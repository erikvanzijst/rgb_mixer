==> flow/design.v <==
`default_nettype none
`timescale 1ns/1ns
module debounce (
    input wire clk,
    input wire reset,
    input wire button,
    output reg debounced
    );
    parameter WIDTH = 8;
    localparam fully_on = 2 ** WIDTH - 1;
    reg [WIDTH-1:0] measurements;
    wire enable = (measurements == fully_on || measurements == 0);
    always @(posedge clk) begin
        if (reset) begin
            measurements <= 0;
            debounced <= 1'b0;
        end else begin
            measurements <= (measurements << 1) | button;
            if (enable) begin
                debounced <= (measurements == fully_on) ? 1'b1 : 1'b0;
            end
        end
    end
endmodule
`default_nettype none
`timescale 1ns/1ns
module encoder (
    input clk,
    input reset,
    input a,
    input b,
    output reg [7:0] value
    );
    reg oldA;
    reg oldB;
    always @(posedge clk) begin
        if (reset) begin
            value <= 0;
            oldA <= 0;
            oldB <= 0;
        end else begin
            oldA <= a;
            oldB <= b;
            case ({a, oldA, b, oldB})
                4'b1000,
                4'b0111:
                    value <= value + 1'b1;
                4'b0010,
                4'b1101:
                    value <= value - 1'b1;
                default:
                    value <= value;
            endcase
        end
    end
endmodule
`default_nettype none
`timescale 1ns/1ns
module pwm
    #(parameter WIDTH = 8)
    (
        input wire clk,
        input wire reset,
        output wire out,
        input wire [7:0] level
    );
    parameter INVERT = 0;
    reg [WIDTH-1:0] counter;
    wire duty = counter < level;
    assign out = INVERT ? !duty : duty;
    always @(posedge clk) begin
        if (reset) begin
            counter <= 1'b0;
        end else begin
            counter <= counter + 1'b1;
        end
    end
endmodule
`default_nettype none
`timescale 1ns/1ns
module rgb_mixer (
    input clk,
    input reset,
    input enc0_a,
    input enc0_b,
    input enc1_a,
    input enc1_b,
    input enc2_a,
    input enc2_b,
    output pwm0_out,
    output pwm1_out,
    output pwm2_out
    );
    wire [7:0] enc0;
    wire [7:0] enc1;
    wire [7:0] enc2;
    wire deb0_a, deb0_b;
    wire deb1_a, deb1_b;
    wire deb2_a, deb2_b;
    debounce debounce0_a(.clk(clk), .reset(reset), .button(enc0_a), .debounced(deb0_a));
    debounce debounce0_b(.clk(clk), .reset(reset), .button(enc0_b), .debounced(deb0_b));
    encoder encoder0(.clk(clk), .reset(reset), .a(deb0_a), .b(deb0_b), .value(enc0));
    pwm #(.WIDTH(8)) pwm0(.clk(clk), .reset(reset), .out(pwm0_out), .level(enc0));
    debounce debounce1_a(.clk(clk), .reset(reset), .button(enc1_a), .debounced(deb1_a));
    debounce debounce1_b(.clk(clk), .reset(reset), .button(enc1_b), .debounced(deb1_b));
    encoder encoder1(.clk(clk), .reset(reset), .a(deb1_a), .b(deb1_b), .value(enc1));
    pwm #(.WIDTH(8)) pwm1(.clk(clk), .reset(reset), .out(pwm1_out), .level(enc1));
    debounce debounce2_a(.clk(clk), .reset(reset), .button(enc2_a), .debounced(deb2_a));
    debounce debounce2_b(.clk(clk), .reset(reset), .button(enc2_b), .debounced(deb2_b));
    encoder encoder2(.clk(clk), .reset(reset), .a(deb2_a), .b(deb2_b), .value(enc2));
    pwm #(.WIDTH(8)) pwm2(.clk(clk), .reset(reset), .out(pwm2_out), .level(enc2));
endmodule
From RTL to reports: rgb_mixer

The steps from the RTL of rgb_mixer to its reports follow in flow order.
Line numbers count from 1 in the design file above.
Operators carry their Yosys type and port widths (W data, S select, Z words).
Cell names lack the library's common part.
The mark - stands for no value.

Top module: rgb_mixer
Clock: clk
Standard-cell library: sky130hd
Corner: tt_025C_1v80

Word level

Yosys after proc, flatten, opt, wreduce and memory -nomap, before mapping. Memory bits, and registers merged into a memory's read port (data or address), are not among the register bits. Print and check cells are not counted. Equal cells are merged and count once.

Bitwise logic cells: 6
Equality and inequality tests: 18
Muxes and demuxes: 9
Magnitude comparators: 3
Reduce/logical cells: 21
$add $sub $neg: 9

Operators by type and width:

| kind                  | count |
| $add A8 B1 Y8 const B | 6 |
| $or A8 B1 Y8          | 6 |
| $eq A8 B8 Y1 const B  | 6 |
| $logic_not A8 Y1      | 6 |
| $pmux W8 S2           | 3 |
| $eq A4 B4 Y1 const B  | 6 |
| $sub A8 B1 Y8 const B | 3 |
| $lt A8 B8 Y1          | 3 |
| $reduce_or A2 Y1      | 6 |
| $eq A4 B2 Y1 const B  | 3 |
| $eq A4 B3 Y1 const B  | 3 |
| $logic_or A1 B1 Y1    | 6 |
| $reduce_bool A2 Y1    | 3 |
| $mux W1               | 6 |

Flip-flop bits (word level): 108
Output and inout bits: 3
Input bits: 8

Depth

Depth = most cells in a row (Yosys ltp): at word level without a register or memory, in the mapped netlist without a sequential cell, where the memories' decode and read muxes count.

Word-level depth: 3
ABC_AREA: 0
Depth in mapped cells: 8
Depth with buffers taken out: 8

After synthesis

The flow's flattened synthesis, as Yosys stat reports it; memories are mapped. The netlist is that of the ABC_AREA named above (0 if unset); the other value can give another one.

Cells by type:

| cell     | count | area in all (um^2) |
| dfxtp_1  | 108   | 2.16E+03 |
| ha_1     | 42    | 525.504 |
| nor2b_1  | 52    | 325.312 |
| xor2_1   | 19    | 166.41 |
| nor2_1   | 43    | 161.405 |
| a21oi_1  | 32    | 160.154 |
| nand2_1  | 39    | 146.39 |
| xnor2_1  | 15    | 131.376 |
| a21o_1   | 16    | 120.115 |
| inv_1    | 29    | 108.854 |
| nand3_1  | 21    | 105.101 |
| nand2b_1 | 13    | 81.328 |
| o21ai_0  | 15    | 75.072 |
| fa_1     | 3     | 60.058 |
| nand4_1  | 9     | 56.304 |
| or4_1    | 6     | 45.043 |
| and3_1   | 6     | 37.536 |
| nor4_1   | 6     | 37.536 |

Not listed: further types 33, cells in them 69.

Mapped area: 5,036.1 um^2
Cells in the netlist: 543
Flip-flops: 108
Sequential part of the area: 2,162.1 um^2
Buffers: 14

By module: a second synthesis without flattening, with its own total; a netlist apart from the flattened one above.

Cells (unflattened synthesis): 552
Area (unflattened synthesis): 5,322.6 um^2

Rows give one instance, submodules left out.

By module:

| module        | cells | area (um^2) | seq. area (um^2) | instances |
| encoder       | 76    | 675.6       | 200.2            | 3 |
| debounce      | 24    | 306.5       | 180.2            | 6 |
| pwm (WIDTH=8) | 60    | 485.5       | 160.2            | 3 |
| rgb_mixer     | 0     | 0.0         | 0.0              | 1 |

Worst setup path after synthesis

Path of least setup slack by OpenSTA after synthesis, without wires, with an ideal clock, recovery checks aside; 20% of the period is set as input and as output delay. Where synthesis merged equal registers, the netlist keeps one of their names.

Path type: reg2reg
From: register debounce1_a.debounced
To: register encoder1.value[7]
Path slack: 499 ps
Buffers on the path: 0
Stages: 9
Delay of the path: 2,571 ps
Library setup time: 121 ps
Required time: 2,949 ps
Arrival: 2,450 ps
Clock period: 3,070 ps
Synthesis period reached: 2,571 ps

"delay of the path" is the arrival time less input delay plus setup time.
"stages" counts driving pins, that of a launching flip-flop among them; a cell with two outputs on the path counts twice.
"synthesis period reached" is the clock period less the worst setup slack; recovery checks do not enter. This is arithmetic on one report: input and output delays are still those of the set period (20% each).
Between the ends stands the longest chain of elaborated cells between them, by number of cells; it is not shown to be the way that was timed. Of several equally long chains one is given.
A line is the first line of the expression or statement that the cell stems from. Yosys adds cells for indexed reads and writes and turns some case tables into memories.
A register here has more assigning lines than the two given.

Cells stage by stage: dfxtp_1 or2b_1 o22ai_2 ha_1 a211oi_2 o31ai_2 a211oi_2 mux2_4 mux2_4
Length of the longest elaborated chain: 3
Elaborated cells on any way between the ends: 8
RTL lines with such cells: 1

RTL lines, path after synthesis:

| item             | RTL line | RTL |
| start, declared  | 7        | `output reg debounced` |
| start, assigned  | 16       | `debounced <= 1'b0;` |
| start, assigned  | 20       | `debounced <= (measurements == fully_on) ? 1'b1 : 1'b0;` |
| $eq A4 B2 Y1     | 44       | `case ({a, oldA, b, oldB})` |
| $reduce_or A2 Y1 | 44       |  |
| $pmux W8 S2      | 44       |  |
| end, assigned    | 47       | `value <= value + 1'b1;` |
| end, assigned    | 50       | `value <= value - 1'b1;` |
| end, declared    | 32       | `output reg [7:0] value` |

Timing after layout

Path of least setup slack in the final report of run 1 (OpenROAD, finished layout, wires in). Where an end is a register, its clock arrival counts in the times.
The report prints the path's times to 10 ps; the period is as set.

Path type: reg2reg
From: register debounce1_a.debounced
To: register encoder1.value[7]
Required time: 3,050 ps
Clock period: 2,810 ps
Path slack: 350 ps
Buffers on the path: 0
Library setup time: 110 ps
Stages: 9
Arrival: 2,700 ps

Between the ends stands the longest chain of elaborated cells between them, by number of cells; it is not shown to be the way that was timed. Of several equally long chains one is given.
A register here has more assigning lines than the two given.

Cells stage by stage: dfxtp_2 or2b_1 o22ai_4 ha_4 a211oi_4 o31ai_2 a211oi_2 mux2_4 mux2_4
Length of the longest elaborated chain: 3
Elaborated cells on any way between the ends: 8
RTL lines with such cells: 1

RTL lines, path after layout:

| item             | RTL line | RTL |
| start, declared  | 7        | `output reg debounced` |
| start, assigned  | 16       | `debounced <= 1'b0;` |
| start, assigned  | 20       | `debounced <= (measurements == fully_on) ? 1'b1 : 1'b0;` |
| $eq A4 B2 Y1     | 44       | `case ({a, oldA, b, oldB})` |
| $reduce_or A2 Y1 | 44       |  |
| $pmux W8 S2      | 44       |  |
| end, assigned    | 47       | `value <= value + 1'b1;` |
| end, assigned    | 50       | `value <= value - 1'b1;` |
| end, declared    | 32       | `output reg [7:0] value` |

==> runs of rgb_mixer <==
Below are 2 stored runs of the flow (Yosys, OpenROAD; platform sky130hd) on rgb_mixer, each with its settings and what was measured, unordered. Constraints: input delay and output delay 20% of the set period each, output load 0.01 pF.
"period achieved" = clock period - worst setup slack. The figure is calculated, with input and output delays left at 20% of the set period.
"time used up by the worst setup path": the worst setup path's part of the clock period (all of it between registers, 20% less for each end at a port) less its slack. A launch clock that arrives late makes it longer, a capture clock that arrives late makes it shorter.
"power consumption" rests on the timing tool's default activity at the inputs, not on a simulated workload.
"time used up by the worst setup path" is given in steps of 10 ps.
Settings: . = not set for that run.

| setting or result                         | run 1    | run 2    |
| period_ns                                 | 2.81     | 1.69     |
| SETUP_SLACK_MARGIN                        | 0.35     | .        |
| CAP_MARGIN                                | 20       | 5        |
| CORE_MARGIN                               | 2        | 2        |
| CORE_UTILIZATION                          | 40       | 55       |
| SLEW_MARGIN                               | 20       | 10       |
| PLACE_DENSITY                             | .        | 0.53     |
| CORE_ASPECT_RATIO                         | .        | 1.64     |
| ABC_AREA                                  | .        | 1        |
| CTS_CLUSTER_SIZE                          | .        | 96       |
| synthesized cell area (um^2)              | 5,036.1  | 5,230.0  |
| total die area (um^2)                     | 13,503.6 | 10,329.1 |
| std-cell area (final layout) (um^2)       | 5,936.9  | 7,360.8  |
| utilization (%)                           | 48.8     | 79.7     |
| setup slack of the worst path (ps)        | 350      | -160     |
| total negative setup slack (ps)           | 0        | -717     |
| post-route worst hold slack (ps)          | 452      | 368      |
| power consumption (uW)                    | 2,908    | 5,104    |
| period achieved (ps)                      | 2,460    | 1,850    |
| time used up by the worst setup path (ps) | 2,460    | 1,510    |
| worst path kind                           | reg2reg  | reg2out  |
